==> flow/design.v <==
`timescale 1ns / 1ps
module calculator (
    input [3:0] A,         
    input [3:0] B,         
    input [2:0] op,        
    input clk, reset,             
    output reg [6:0] seg,  
    output reg [3:0] digit_select  
);
    reg [7:0] result_bin;     
    reg [3:0] current_digit;  
    reg [15:0] counter;       
    always @(*) begin
        case (op)
            3'b000: result_bin = A + B;              
            3'b001: result_bin = A - B;              
            3'b010: result_bin = A * B;              
            3'b011: result_bin = (B != 0) ? A / B : 8'b00000000;  
            3'b100: result_bin = {4'b0000, A & B};   
            3'b101: result_bin = {4'b0000, A | B};   
            3'b110: result_bin = {4'b0000, A ^ B};   
            3'b111: result_bin = {4'b0000, ~A};      
            default: result_bin = 8'b00000000;
        endcase
    end
    always @(posedge clk) begin
        counter <= counter + 1;
        if (counter == 16'h61A8) begin  
            digit_select[1:0] <= ~digit_select[1:0];  
            counter <= 16'd0;
        end
    end
    always @(posedge clk or posedge reset) begin
        if (reset) begin
            counter <= 16'd0;
            digit_select <= 4'b1110;  
        end
    end
    always @(*) begin
        if (digit_select == 4'b1110) begin
            current_digit = result_bin[3:0];  
        end else begin
            current_digit = result_bin[7:4];  
        end
    end
    always @(*) begin
        case (current_digit)
            4'b0000: seg = 7'b1000000;  
            4'b0001: seg = 7'b1111001;  
            4'b0010: seg = 7'b0100100;  
            4'b0011: seg = 7'b0110000;  
            4'b0100: seg = 7'b0011001;  
            4'b0101: seg = 7'b0010010;  
            4'b0110: seg = 7'b0000010;  
            4'b0111: seg = 7'b1111000;  
            4'b1000: seg = 7'b0000000;  
            4'b1001: seg = 7'b0010000;  
            4'b1010: seg = 7'b0001000;  
            4'b1011: seg = 7'b0000011;  
            4'b1100: seg = 7'b1000110;  
            4'b1101: seg = 7'b0100001;  
            4'b1110: seg = 7'b0000110;  
            4'b1111: seg = 7'b0001110;  
            default: seg = 7'b1111111;  
        endcase
    end
endmodule
### From RTL to reports: calculator

The steps from the RTL of calculator to its reports follow in flow order.
Lines are those of the file above, counted from 1.
Operators carry their Yosys type and port widths (W data, S select, Z words).
Library cell names are shortened.
Not given: -

| design | value |
|---|---|
| top | calculator |
| clock port | clk |
| library | sky130hd |
| library corner | tt_025C_1v80 |

### Elaborated design

Yosys after proc, flatten, opt, wreduce and memory -nomap, before mapping. Enables and synchronous resets that opt folds into registers are not counted as muxes. Memory bits, and registers merged into a memory's read port (data or address), are not among the register bits. Print and check cells are not counted. Equal cells are merged and count once.
Memory sizes are those after Yosys's memory passes, which may raise the word count (mostly to a power of two), join words into wider ones and drop unused or constant bits.

| operators by class | value |
|---|---|
| divide/modulo/power cells | 1 |
| reduce/logical cells | 2 |
| mux-type cells | 2 |
| $add $sub $neg | 2 |
| bitwise logic cells | 4 |
| equal/unequal tests | 7 |
| multipliers | 1 |

Operators by type and width:

| kind | count |
|---|---|
| $div A4 B4 Y8 | 1 |
| $pmux W4 S8 | 1 |
| $mul A4 B4 Y4 | 1 |
| $eq A3 B3 Y1 const B | 4 |
| $eq A3 B2 Y1 const B | 2 |
| $add A4 B4 Y4 | 1 |
| $sub A4 B4 Y4 | 1 |
| $and A4 B4 Y4 | 1 |
| $or A4 B4 Y4 | 1 |
| $xor A4 B4 Y4 | 1 |
| $not A4 Y4 | 1 |
| $reduce_bool A4 Y1 | 1 |
| $mux W4 | 1 |
| $eq A3 B1 Y1 const B | 1 |
| $logic_not A3 Y1 | 1 |

| word-level totals | value |
|---|---|
| word-level cells | 20 |
| bits in read-only memories | 112 |
| register bits after elaboration | 0 |
| memory cells | 1 |

Memories:

| name | depth | width | read ports | wr ports | line | RTL |
|---|---|---|---|---|---|---|
| (no name shown) | 16 | 7 | 1 | 0 | 47 | `case (current_digit)` |

### Longest topological paths

Longest topological path by Yosys (ltp), each cell counted once; first at word level (registers and memories cut), then after technology mapping (sequential cells cut; the memories' decode and read muxes count).

| depth | value |
|---|---|
| depth in word-level cells | 3 |
| ABC_AREA | 0 |
| gate-level depth with buffers | 61 |
| mapped depth without buffers | 58 |

### Netlist

Source: synth_stat.txt of the flow (Yosys; design flattened, memories mapped). It holds for the ABC_AREA given above (unset counts as 0); a run with the other value may have another netlist.
Totals and module areas in this step are rounded.

| mapped netlist | value |
|---|---|
| buffer cells | 11 |
| mapped flip-flops | 0 |
| chip area (Yosys) | 2,400 sq um |
| cell count | 319 |

Cell types:

| cell | count | area in all (sq um) |
|---|---|---|
| ha_1 | 51 | 638.112 |
| nand2_1 | 35 | 131.376 |
| a21oi_1 | 21 | 105.101 |
| xnor2_1 | 12 | 105.101 |
| o21a_1 | 12 | 90.086 |
| o21ai_0 | 17 | 85.082 |
| nor2_1 | 22 | 82.579 |
| inv_1 | 16 | 60.058 |
| mux2i_1 | 6 | 60.058 |
| o211ai_1 | 7 | 52.55 |
| xor2_1 | 6 | 52.55 |
| a21o_1 | 6 | 45.043 |
| buf_4 | 6 | 45.043 |
| nand3_1 | 9 | 45.043 |
| nor3_1 | 9 | 45.043 |
| o31ai_1 | 5 | 37.536 |
| and3_1 | 4 | 25.024 |
| nor2b_1 | 4 | 25.024 |

Not listed: further types 48, cells in them 71.

### Path before layout

Source: OpenSTA report_checks on the synthesized netlist (no wires, ideal clock, input and output delay 20% of the period each), path of least setup slack; recovery checks are left aside. Register names are those of the netlist, which keeps one name where synthesis merged equal registers.

| path post-synthesis | value |
|---|---|
| path kind | in2out |
| start point | in B[1] |
| end point | out seg[3] |
| delay of the path | 10.195 ns |
| clock period | 20.2 ns |
| path slack | 1.925 ns |
| path buffers | 3 |
| stages on the path | 55 |
| data arrival time | 14.235 ns |
| data required time | 16.160 ns |
| external input delay | 4.040 ns |
| synthesis period reached | 18.275 ns |

"delay of the path" is the arrival time less input delay plus setup time.
At an output port there is no setup time.
"stages on the path" counts driving pins, that of a launching flip-flop among them; a cell with two outputs on the path counts twice.
"synthesis period reached" = period - worst setup slack (recovery checks aside). The figure is calculated, with input and output delays left at 20% of the set period.
Between the ends stands the longest chain of elaborated cells between them, by number of cells; it is not shown to be the way that was timed. Of several equally long chains one is given.
A line is the first line of the expression or statement that the cell stems from. Yosys adds cells for indexed reads and writes and turns some case tables into memories.
The chain passes a memory read, where the word-level depth is cut; so it can be longer than that depth.

| on the way, post-synthesis | value |
|---|---|
| cell sequence | inv_1 > ha_1 > nor4b_2 > a31oi_2 > nor2_1 > ha_1 > or3_1 > nand4_1 > nand2_1 > ha_1 > o211ai_1 > a21o_1 > and4bb_1 > or2_2 > ha_1 > o21ai_0 > a22o_1 > o31ai_1 > [... 19 more ...] > o311a_1 > o211a_1 > or4b_1 > buf_2 > nor2_1 > a21oi_1 > ha_1 > a21o_1 > a21oi_1 > nor2b_1 > o21ai_0 > o2111ai_1 > o21ai_0 > inv_1 > a31oi_4 > inv_1 > ha_1 > mux4_2 |
| cells in the longest elaborated chain | 4 |
| elaborated cells between the ends (all ways) | 11 |
| source lines of those cells | 9 |
| those cells by class | add/sub: 2; mul: 1; div: 1; mux: 2; logic: 3; reduce/logical: 1; memory: 1 |

RTL lines, path post-synthesis:

| what | line | RTL |
|---|---|---|
| start, declared | 4 | `input [3:0] B,` |
| $div A4 B4 Y8 | 18 | `3'b011: result_bin = (B != 0) ? A / B : 8'b00000000;` |
| $mux W4 | 18 |  |
| $pmux W4 S8 | 14 | `case (op)` |
| $mem_v2 Z16 W7 | 47 | `case (current_digit)` |
| end, declared | 7 | `output reg [6:0] seg,` |

### Worst path after layout

Path of least setup slack in the final report of run 1 (OpenROAD, finished layout, wires in). Where an end is a register, its clock arrival counts in the times.

| path after layout | value |
|---|---|
| path kind | in2out |
| start point | in B[0] |
| end point | out seg[1] |
| data required time | 24.64 ns |
| clock period | 30.8 ns |
| stages on the path | 59 |
| external input delay | 6.16 ns |
| data arrival time | 19.31 ns |
| path slack | 5.33 ns |
| path buffers | 5 |

Between the ends stands the longest chain of elaborated cells between them, by number of cells; it is not shown to be the way that was timed. Of several equally long chains one is given.
The chain passes a memory read, where the word-level depth is cut; so it can be longer than that depth.

| on the way, after layout | value |
|---|---|
| cell sequence | clkdlybuf4s50_1 > inv_1 > ha_1 > nor4b_2 > a31oi_2 > nor2_1 > ha_1 > or3_1 > nand4_1 > nand2_1 > ha_1 > o211ai_1 > a21o_1 > and4bb_1 > or2_2 > ha_1 > o21ai_0 > a22o_1 > [... 23 more ...] > buf_2 > nor2_1 > a21oi_1 > ha_1 > a21o_1 > a21oi_1 > nor2b_1 > o21ai_0 > o2111ai_1 > o21ai_0 > inv_1 > a31oi_4 > ha_1 > mux2i_1 > nand2_1 > a41o_1 > o21ai_1 > clkdlybuf4s50_1 |
| cells in the longest elaborated chain | 4 |
| elaborated cells between the ends (all ways) | 11 |
| source lines of those cells | 9 |
| those cells by class | add/sub: 2; mul: 1; div: 1; mux: 2; logic: 3; reduce/logical: 1; memory: 1 |

RTL lines, path after layout:

| what | line | RTL |
|---|---|---|
| start, declared | 4 | `input [3:0] B,` |
| $div A4 B4 Y8 | 18 | `3'b011: result_bin = (B != 0) ? A / B : 8'b00000000;` |
| $mux W4 | 18 |  |
| $pmux W4 S8 | 14 | `case (op)` |
| $mem_v2 Z16 W7 | 47 | `case (current_digit)` |
| end, declared | 7 | `output reg [6:0] seg,` |

==> results <==
Measured data: module calculator, platform sky130hd, 2 stored runs of the flow under differing settings, order arbitrary. Input and output delays are each 20% of the period that was set; the output load is 0.01 pF.
By "clock period achieved" is meant the clock period of the run minus its worst setup slack. This is arithmetic on one report: input and output delays are still those of the set period (20% each).
"worst setup path time": the worst setup path's part of the clock period (all of it between registers, 20% less for each end at a port) less its slack. A launch clock that arrives late makes it longer, a capture clock that arrives late makes it shorter.
By "total power of the final layout" is meant OpenSTA's value without simulated activity: inputs other than the clock are taken to toggle once in ten clock periods, and the tool carries that through the logic.
The measured numbers are rounded.

## Run 1

==> flow/run.sh <==
#!/bin/bash
# the make line also repeats the synthesis and layout settings of config.mk as NAME=value (left out here)
make -C /OpenROAD-flow-scripts/flow DESIGN_CONFIG=/design/flow/config.mk WORK_HOME=/design/flow/orfs CLKGATE_MAP_FILE= finish
==> flow/config.mk <==
export PLATFORM = sky130hd
export DESIGN_NAME = calculator
export DESIGN_NICKNAME = calculator
export VERILOG_FILES = /design/flow/design.v
export SDC_FILE = /design/flow/constraint.sdc
export NUM_CORES = 4
export LEC_CHECK = 0
export CAP_MARGIN = 20
export CELL_PAD_IN_SITES_GLOBAL_PLACEMENT = 1
export CORE_ASPECT_RATIO = 1.47
export CORE_MARGIN = 2
export CORE_UTILIZATION = 18
export GPL_TIMING_DRIVEN = 0
export MIN_ROUTING_LAYER = met1
export PLACE_DENSITY = 0.94
export SETUP_SLACK_MARGIN = -0.6
export SLEW_MARGIN = 5
export TNS_END_PERCENT = 100
==> flow/constraint.sdc <==
create_clock -name core_clock -period 30.8 [get_ports {clk}]
set_input_delay 6.1600 -clock core_clock [delete_from_list [all_inputs] [get_ports {clk}]]
set_output_delay 6.1600 -clock core_clock [all_outputs]
set_load 0.01 [all_outputs]

| result of run 1 | value |
|---|---|
| summed negative setup slack | 0.000 ns |
| worst setup path time | 13.15 ns |
| kind of the worst setup path | in2out |
| worst setup slack after layout | 5.3 ns |
| utilization after layout | 22% |
| synthesis area | 2,400 sq um |
| clock period achieved | 25.470 ns |
| full die area | 14,000 sq um |
| standard-cell area of the final layout | 2,800 sq um |
| worst hold slack | 14 ns |
| total power of the final layout | 0.10 mW |

## Run 2

==> flow/run.sh <==
#!/bin/bash
# the make line also repeats the synthesis and layout settings of config.mk as NAME=value (left out here)
make -C /OpenROAD-flow-scripts/flow DESIGN_CONFIG=/design/flow/config.mk WORK_HOME=/design/flow/orfs CLKGATE_MAP_FILE= finish
==> flow/config.mk <==
export PLATFORM = sky130hd
export DESIGN_NAME = calculator
export DESIGN_NICKNAME = calculator
export VERILOG_FILES = /design/flow/design.v
export SDC_FILE = /design/flow/constraint.sdc
export NUM_CORES = 4
export LEC_CHECK = 0
export ABC_AREA = 1
export CAP_MARGIN = 20
export CELL_PAD_IN_SITES_GLOBAL_PLACEMENT = 3
export CORE_MARGIN = 10
export CORE_UTILIZATION = 28
export CTS_CLUSTER_SIZE = 58
export GPL_TIMING_DRIVEN = 0
export PLACE_DENSITY = 0.51
export SLEW_MARGIN = 20
==> flow/constraint.sdc <==
create_clock -name core_clock -period 33.8 [get_ports {clk}]
set_input_delay 6.7600 -clock core_clock [delete_from_list [all_inputs] [get_ports {clk}]]
set_output_delay 6.7600 -clock core_clock [all_outputs]
set_load 0.01 [all_outputs]

| result of run 2 | value |
|---|---|
| summed negative setup slack | 0.000 ns |
| worst setup path time | 10.78 ns |
| kind of the worst setup path | in2out |
| worst setup slack after layout | 9.5 ns |
| utilization after layout | 33% |
| synthesis area | 2,300 sq um |
| clock period achieved | 24.298 ns |
| full die area | 12,000 sq um |
| standard-cell area of the final layout | 2,700 sq um |
| worst hold slack | 15 ns |
| total power of the final layout | 0.14 mW |
